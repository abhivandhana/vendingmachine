==> flow/design.v <==
`timescale 1ns / 1ps
module controlUnit(
	input CLK,
	input Start,input Return,input Manage,input Confirm,	 
	input Americano,input Ratte,
	input Cup1,input Cup2,input Cup3,input Cup4,input Cup5,
	input Coin50,input Coin100,input Coin500,input Coin1000,
	input Done,input TakeOut,	 
	input Z,input Z2,input Exceed,input Ready,	 
	output Making, output Coffee,
	output DROP50, output DROP100, output DROP500, output DROP1000,
	output RST, 
	output LD_A,output LD_B,output LD_C,output LD_D,output LD_E,output LD_CNT,output LD_MEM,
	output CD_D,output CD_CNT,
	output Sel_DIV_IN,
	output [1:0] Sel_A_IN,output [1:0] Sel_ADD_IN,output [1:0] Sel_DIVISOR,
	output [1:0] Kind,output [2:0] Cups
    );
	 reg RST,Making,Coffee,DROP50,DROP100,DROP500,DROP1000,LD_A,LD_B,LD_C,LD_D,LD_E, LD_CNT,LD_MEM, CD_CNT,CD_D, Sel_DIV_IN;
	 reg [1:0] Sel_A_IN, Sel_ADD_IN, Sel_DIVISOR, Kind;
	 reg [2:0] Cups;
	 reg [5:0] ActState, NextState;
	 parameter INIT  =6'd1;
	 parameter IDLE  =6'd2;
	 parameter COIN0 =6'd3;
	 parameter COIN1 =6'd4;
	 parameter COIN2 =6'd5;
	 parameter COIN3 =6'd6;
	 parameter CHECK =6'd7;
	 parameter CALC  =6'd8;
	 parameter RET0  =6'd9;
	 parameter RET1  =6'd10;
	 parameter RET2  =6'd11;
	 parameter RET3  =6'd12;
	 parameter COFF0 =6'd13;
	 parameter COFF1 =6'd14;
	 parameter CUP0  =6'd15;
	 parameter CUP1  =6'd16;
	 parameter CUP2  =6'd17;
	 parameter CUP3  =6'd18;
	 parameter CUP4  =6'd19;
	 parameter CUP5  =6'd20;
	 parameter RET1a =6'd21;
	 parameter RET1b =6'd22;
	 parameter RET2a =6'd23;
	 parameter RET2b =6'd24;
	 parameter RET3a =6'd25;
	 parameter RET3b =6'd26;
	 parameter MAKE0 =6'd27;
	 parameter MAKE1 =6'd28;
	 parameter MAKE2 =6'd29;
	 parameter MAKE3 =6'd30;
	 parameter MANAGE0 =6'd31;
	 parameter MANAGE1 =6'd32;
	 parameter EXCEED =6'd33;
	 parameter MAKE0a =6'd34;
	 always@(ActState or Start or Americano or Ratte or Exceed or Ready or Return or 
		Manage or Confirm or Done or TakeOut or
		Coin50 or Coin100 or Coin500 or Coin1000 or 
		Cup1 or Cup2 or Cup3 or Cup4 or Cup5 or
		Z or Z2)
		begin
			case(ActState)
				INIT : NextState = IDLE;
				IDLE : begin
					if(Coin50) NextState = COIN0;
					else if(Coin100) NextState = COIN1;
					else if(Coin500) NextState = COIN2;
					else if(Coin1000) NextState = COIN3;
					else if(Americano) NextState = COFF0;
					else if(Ratte) NextState = COFF1;
					else if(Cup1) NextState = CUP0;
					else if(Cup2) NextState = CUP1;
					else if(Cup3) NextState = CUP2;
					else if(Cup4) NextState = CUP3;
					else if(Cup5) NextState = CUP4;
					else if(Return) begin
						if(Z)NextState = RET1;
						else NextState = RET0;
							end
					else if(Start&&Ready) NextState = MAKE0;
					else if(Manage) NextState = MANAGE0;
					else NextState = IDLE;
						end
				COIN0 : NextState = CHECK;
				COIN1 : NextState = CHECK;
				COIN2 : NextState = CHECK;
				COIN3 : NextState = CHECK;
				CHECK: begin
					if(Exceed) NextState = EXCEED;
					else NextState = IDLE;
						end
				EXCEED: NextState = RET1;
				RET0  : NextState = RET1;
				RET1  : NextState = RET1a;
				RET1a : begin
					if(Z) NextState = RET2;
					else NextState = RET1b;
						end
				RET1b : NextState = RET2;
				RET2  : NextState = RET2a;
				RET2a : begin
					if(Z) NextState = RET3;
					else NextState = RET2b;
						end
				RET2b : NextState = RET2a;
				RET3  : NextState = RET3a;
				RET3a : begin
					if(Z) NextState = IDLE;
					else NextState = RET3b;
						end
				RET3b : NextState = INIT;
				COFF0 : NextState = IDLE;
				COFF1 : NextState = IDLE;
				CUP0 : NextState = CALC;
				CUP1 : NextState = CALC;
				CUP2 : NextState = CALC;
				CUP3 : NextState = CALC;
				CUP4 : NextState = CALC;
				CALC : NextState = IDLE;
				MAKE0 : NextState = MAKE0a; 
				MAKE0a: NextState = MAKE1; 
				MAKE1 : begin
					if(Z2)NextState = IDLE;  
					else NextState = MAKE2;
					end
				MAKE2 : begin
					if(Done) NextState = MAKE3;
					else NextState = MAKE2;
					end
				MAKE3 : begin
					if(TakeOut) NextState = MAKE1;
					else NextState = MAKE3;
					end
				MANAGE0 : begin
					if(Confirm) NextState = MANAGE1;
					else NextState = MANAGE0;
					end
				MANAGE1 : NextState = INIT;
				default: NextState = INIT;
			endcase
		end
	 always@(ActState)
		begin
			RST = 0; Kind = 0; Cups =0;
			CD_CNT = 0; CD_D = 0;
			LD_A = 0; LD_B = 0; LD_C = 0; LD_D = 0; LD_E = 0; LD_CNT = 0; LD_MEM = 0;
			Sel_DIV_IN = 0;
			Sel_A_IN = 0; Sel_ADD_IN = 0; Sel_DIVISOR = 0;
			DROP1000 = 0; DROP500 = 0; DROP100 = 0; DROP50 = 0;
			Making = 0; Coffee = 0;
			case(ActState)
				INIT : RST=1;
				IDLE :;
				COIN0 : begin 
					LD_A = 1;
					Sel_ADD_IN = 0;
					Sel_A_IN = 0;
					end
				COIN1 : begin 
					LD_A = 1;
					Sel_ADD_IN = 1;
					Sel_A_IN = 0;
					end 
				COIN2 : begin 
					LD_A = 1;
					Sel_ADD_IN = 2;
					Sel_A_IN = 0;
					end 
				COIN3 : begin 
					LD_A = 1;
					Sel_ADD_IN = 3;
					Sel_A_IN = 0;
					end 
				CHECK : begin
					LD_B = 1;
					LD_CNT = 1;
					Sel_DIV_IN = 1;  
					Sel_DIVISOR =3;  
					end
				EXCEED: begin
					LD_A =1;
					Sel_A_IN = 2;
					end
				RET0  : begin
					DROP1000 = 1;
					end
				RET1  : begin
					Sel_DIV_IN = 0;
					Sel_DIVISOR =2;
					LD_B = 1;
					LD_CNT = 1;
					end
				RET1a : ;
				RET1b : begin
					DROP500 = 1;
					end
				RET2  : begin
					Sel_DIV_IN = 0;
					Sel_DIVISOR =1;
					LD_B = 1;
					LD_CNT = 1;
					end
				RET2a : ;		
				RET2b  : begin
					DROP100 = 1;
					CD_CNT=1;
					end
				RET3  : begin
					Sel_DIV_IN = 0;
					Sel_DIVISOR =0;
					LD_B = 1;
					LD_CNT = 1;
					end
				RET3a : ;		
				RET3b  : begin
					DROP50 = 1;
					end
				COFF0 : begin
					LD_C = 1;
					Kind = 2'b01;
					end
				COFF1 : begin
					LD_C = 1;
					Kind = 2'b10;
					end
				CUP0 : begin
					LD_D = 1;
					Cups = 1;
					end
				CUP1 : begin
					LD_D = 1;
					Cups = 2;
					end
				CUP2 : begin
					LD_D = 1;
					Cups = 3;
					end
				CUP3 : begin
					LD_D = 1;
					Cups = 4;
					end
				CUP4: begin
					LD_D = 1;
					Cups = 5;
					end
				CALC: begin
					LD_E = 1;
					end
				MAKE0: begin
					LD_A = 1;
					Sel_A_IN =3;
					end
				MAKE0a : begin
					LD_B = 1;
					LD_CNT = 1;
					Sel_DIV_IN = 1;  
					Sel_DIVISOR =3;  
					end
				MAKE1: CD_D = 1;
				MAKE2: Making = 1;
				MAKE3: Coffee = 1;
				MANAGE0: ;
				MANAGE1: LD_MEM = 1;
				default;
			endcase
		end
	 always@(posedge CLK)
		begin
			ActState <= NextState;
		end
endmodule
* Step by step through the tools: controlUnit *
What the tools print for controlUnit, step after step.
Lines are those of the file above, counted from 1.
Operators carry their Yosys type and port widths (W data, S select, Z words).
The mark n/a stands for no value.

inputs
  top = controlUnit
  clock = CLK
  library = sky130hd
  corner = tt_025C_1v80

* After elaboration *
Counts by Yosys on the flattened word-level netlist (proc, flatten, opt, wreduce; memories kept). Print and check cells are left out. Cells with the same type and inputs are merged into one.
Yosys's memory passes give these memory sizes; they may raise the number of words (mostly to a power of two), join words into wider ones and drop unused or constant bits.

word-level totals
  flip-flop bits (word level) = 6
  memory bits (read-only) = 1,792
  word width x clocked read ports = 28
  memories = 1
  input bits = 22
  output and inout port bits = 28
  elaborated cells = 63

operators by class
  eq/ne operators = 31
  multiplexer cells = 24
  reduce/logical cells = 6

memory list
  memory           depth  width  rd ports  write ports  line  text
  (no name shown)  64     28     1         0            152   case(ActState)

operators with widths
  kind                  count
  $pmux W6 S19          1
  $mux W5               18
  $eq A6 B5 Y1 const B  14
  $eq A6 B4 Y1 const B  8
  $eq A6 B3 Y1 const B  4
  $eq A6 B2 Y1 const B  2
  $eq A6 B6 Y1 const B  2
  $mux W6               2
  $reduce_or A4 Y1      2
  $eq A6 B1 Y1 const B  1
  $mux W2               3
  $reduce_or A5 Y1      1
  $reduce_or A2 Y1      2
  $logic_and A1 B1 Y1   1

* Depth *
Longest topological path by Yosys (ltp), each cell counted once; first at word level (registers and memories cut), then after technology mapping (sequential cells cut; the memories' decode and read muxes count).

logic depth
  word-level depth = 15
  ABC_AREA = 0
  gate-level depth with buffers = 13
  depth with buffers taken out = 11

* Mapped cells and area *
Source: synth_stat.txt of the flow (Yosys; design flattened, memories mapped). It holds for the ABC_AREA given above (unset counts as 0); a run with the other value may have another netlist.

mapped netlist
  cells in the netlist = 222
  synthesis area = 1,835.5 um^2
  area of sequential cells = 640.6 um^2
  flip-flops = 32
  buffer cells = 14

cells by type
  cell type                  count  total area (um^2)
  sky130_fd_sc_hd__dfxtp_1   32     640.614
  sky130_fd_sc_hd__ha_1      5      62.56
  sky130_fd_sc_hd__nand2b_1  10     62.56
  sky130_fd_sc_hd__nor2_1    16     60.058
  sky130_fd_sc_hd__a21oi_1   11     55.053
  sky130_fd_sc_hd__nand2_1   14     52.55
  sky130_fd_sc_hd__o21ai_0   10     50.048
  sky130_fd_sc_hd__inv_1     13     48.797
  sky130_fd_sc_hd__nor3_1    9      45.043
  sky130_fd_sc_hd__buf_2     8      40.038
  sky130_fd_sc_hd__a32oi_1   4      35.034
  sky130_fd_sc_hd__and2_1    5      31.28
  sky130_fd_sc_hd__o22ai_1   5      31.28
  sky130_fd_sc_hd__nor3_2    3      30.029
  sky130_fd_sc_hd__nor4b_1   3      26.275
  sky130_fd_sc_hd__nand3_1   5      25.024
  sky130_fd_sc_hd__nand4_1   4      25.024
  sky130_fd_sc_hd__or3_1     4      25.024

Other cell types: 42; their cells: 61.

* Worst setup path after synthesis *
OpenSTA on the mapped netlist: ideal clock, no wires. The path of least setup slack (recovery checks aside). Input and output delay are each 20% of the period. Register names are those of the netlist, which keeps one name where synthesis merged equal registers.

path after synthesis
  path kind = register -> register
  start point = register ActState[0]
  end point = register (name not given)
  clock period = 3,310 ps
  library setup time = 125 ps
  time at the first pin = 0 ps
  arrival time = 2,435 ps
  required time = 3,185 ps
  slack = 750 ps
  path delay = 2,560 ps
  stages = 13
  buffers on the path = 2
  period reached after synthesis = 2,560 ps

"path delay" is the arrival time less input delay plus setup time.
"stages": output pins that drive a net of the path, with the launching flip-flop's if there is one; two outputs of one cell count as two.
"period reached after synthesis" is the clock period less the worst setup slack; recovery checks do not enter. This is arithmetic on one report: input and output delays are still those of the set period (20% each).
Between the ends stands the longest chain of elaborated cells between them, by number of cells; it is not shown to be the way that was timed. Of several equally long chains one is given.
Each line given opens the expression or statement behind the cell; cells for indexed reads and writes are added by Yosys, which also makes memories of some case tables.

on the way, after synthesis
  path through = sky130_fd_sc_hd__dfxtp_1 > sky130_fd_sc_hd__clkbuf_1 > sky130_fd_sc_hd__clkbuf_1 > sky130_fd_sc_hd__nand2b_1 > sky130_fd_sc_hd__o22ai_1 > sky130_fd_sc_hd__a221o_1 > sky130_fd_sc_hd__nor3_1 > sky130_fd_sc_hd__o211ai_1 > sky130_fd_sc_hd__ha_1 > sky130_fd_sc_hd__inv_1 > sky130_fd_sc_hd__mux2i_1 > sky130_fd_sc_hd__a32oi_1 > sky130_fd_sc_hd__o21ai_0
  length of the longest elaborated chain = 3
  elaborated cells on any way between the ends = 37
  source lines of those cells = 1
  classes of those cells = 31 x eq/ne; 1 x mux; 5 x reduce/logical

RTL lines, path after synthesis
  element             line  text
  start: declaration  22    reg [5:0] ActState, NextState;
  start: assignment   270   ActState <= NextState;
  $eq A6 B4 Y1        63    case(ActState)
  $reduce_or A4 Y1    n/a
  $pmux W6 S19        63

Some nets on the timed path still bear RTL names; the line given drives or declares the net.

nets with RTL names, path after synthesis
  net           line
  NextState[0]  63

* Path in the finished layout *
From the final timing report of flow run 1: the path of least setup slack in the routed layout; clock arrival at registers is part of the times.
The path's times are printed in steps of 10 ps; the period is the one set.

path after layout
  path kind = input -> register
  start point = input port Cup5
  end point = register (name not given)
  clock period = 5,100 ps
  external input delay = 1,020 ps
  library setup time = 70 ps
  time at the first pin = 1,020 ps
  arrival time = 3,660 ps
  required time = 5,310 ps
  slack = 1,650 ps
  stages = 8
  buffers on the path = 1

Between the ends stands the longest chain of elaborated cells between them, by number of cells; it is not shown to be the way that was timed. Of several equally long chains one is given.

on the way, after layout
  path through = sky130_fd_sc_hd__clkdlybuf4s50_1 > sky130_fd_sc_hd__nor4_1 > sky130_fd_sc_hd__o21a_1 > sky130_fd_sc_hd__nor3_1 > sky130_fd_sc_hd__nor3_1 > sky130_fd_sc_hd__nand3_1 > sky130_fd_sc_hd__and2_1 > sky130_fd_sc_hd__o21ai_1
  length of the longest elaborated chain = 12
  elaborated cells on any way between the ends = 12
  source lines of those cells = 12
  classes of those cells = 12 x mux

RTL lines, path after layout
  element             line  text
  start: declaration  6     input Cup1,input Cup2,input Cup3,input Cup4,input Cup5,
  $mux W5             76    else if(Cup5) NextState = CUP4;
  $mux W5             75    else if(Cup4) NextState = CUP3;
  $mux W5             74    else if(Cup3) NextState = CUP2;
  $mux W5             73    else if(Cup2) NextState = CUP1;
  $mux W5             72    else if(Cup1) NextState = CUP0;
  $mux W5             71    else if(Ratte) NextState = COFF1;
  $mux W5             70    else if(Americano) NextState = COFF0;
  $mux W5             69    else if(Coin1000) NextState = COIN3;
  $mux W5             68    else if(Coin500) NextState = COIN2;
  $mux W5             67    else if(Coin100) NextState = COIN1;
  $mux W5             66    if(Coin50) NextState = COIN0;
  $pmux W6 S19        63    case(ActState)

Settings and measured results of 2 stored flow runs for module controlUnit (sky130hd), not sorted in any way. The constraints put input and output delay at 20% of the set period each and load the outputs with 0.01 pF.
"worst setup path time" = time allowed to the worst setup path (clock period - input delay - output delay, where it has them) - its slack; a late launch clock adds to it, a late capture clock takes from it.
"total power after layout" is the tool's figure for a default switching activity; nothing was simulated.
"worst setup path time" is given in steps of 10 ps.
Among the settings, -- means not set for that run.
Results: -- = not shown.

name                                    flow run 1         flow run 2
period_ns                               5.1                3.68
CORE_UTILIZATION                        24                 69
SETUP_SLACK_MARGIN                      -0.39              0.44
CORE_ASPECT_RATIO                       1.44               --
CELL_PAD_IN_SITES_DETAIL_PLACEMENT      1                  0
TNS_END_PERCENT                         60                 25
GPL_TIMING_DRIVEN                       0                  --
CTS_CLUSTER_SIZE                        30                 --
CAP_MARGIN                              35                 5
MIN_ROUTING_LAYER                       met1               --
MAX_ROUTING_LAYER                       met4               met5
CORE_MARGIN                             2                  2
SLEW_MARGIN                             20                 20
PLACE_DENSITY_LB_ADDON                  --                 0.29
CELL_PAD_IN_SITES_GLOBAL_PLACEMENT      --                 3
CTS_CLUSTER_DIAMETER                    --                 191
worst setup slack after layout (ps)     1,651              --
worst setup path time (ps)              2,430              --
class of the worst setup path           input -> register  --
synthesized cell area (um^2)            1,835.5            --
total power after layout (W)            0.001597           --
overall die area (um^2)                 8,375.1            --
utilization after layout (%)            34.0               --
standard-cell area after layout (um^2)  2,534.9            --

Flow run 2: stopped before the end: placement reported FLW-0024
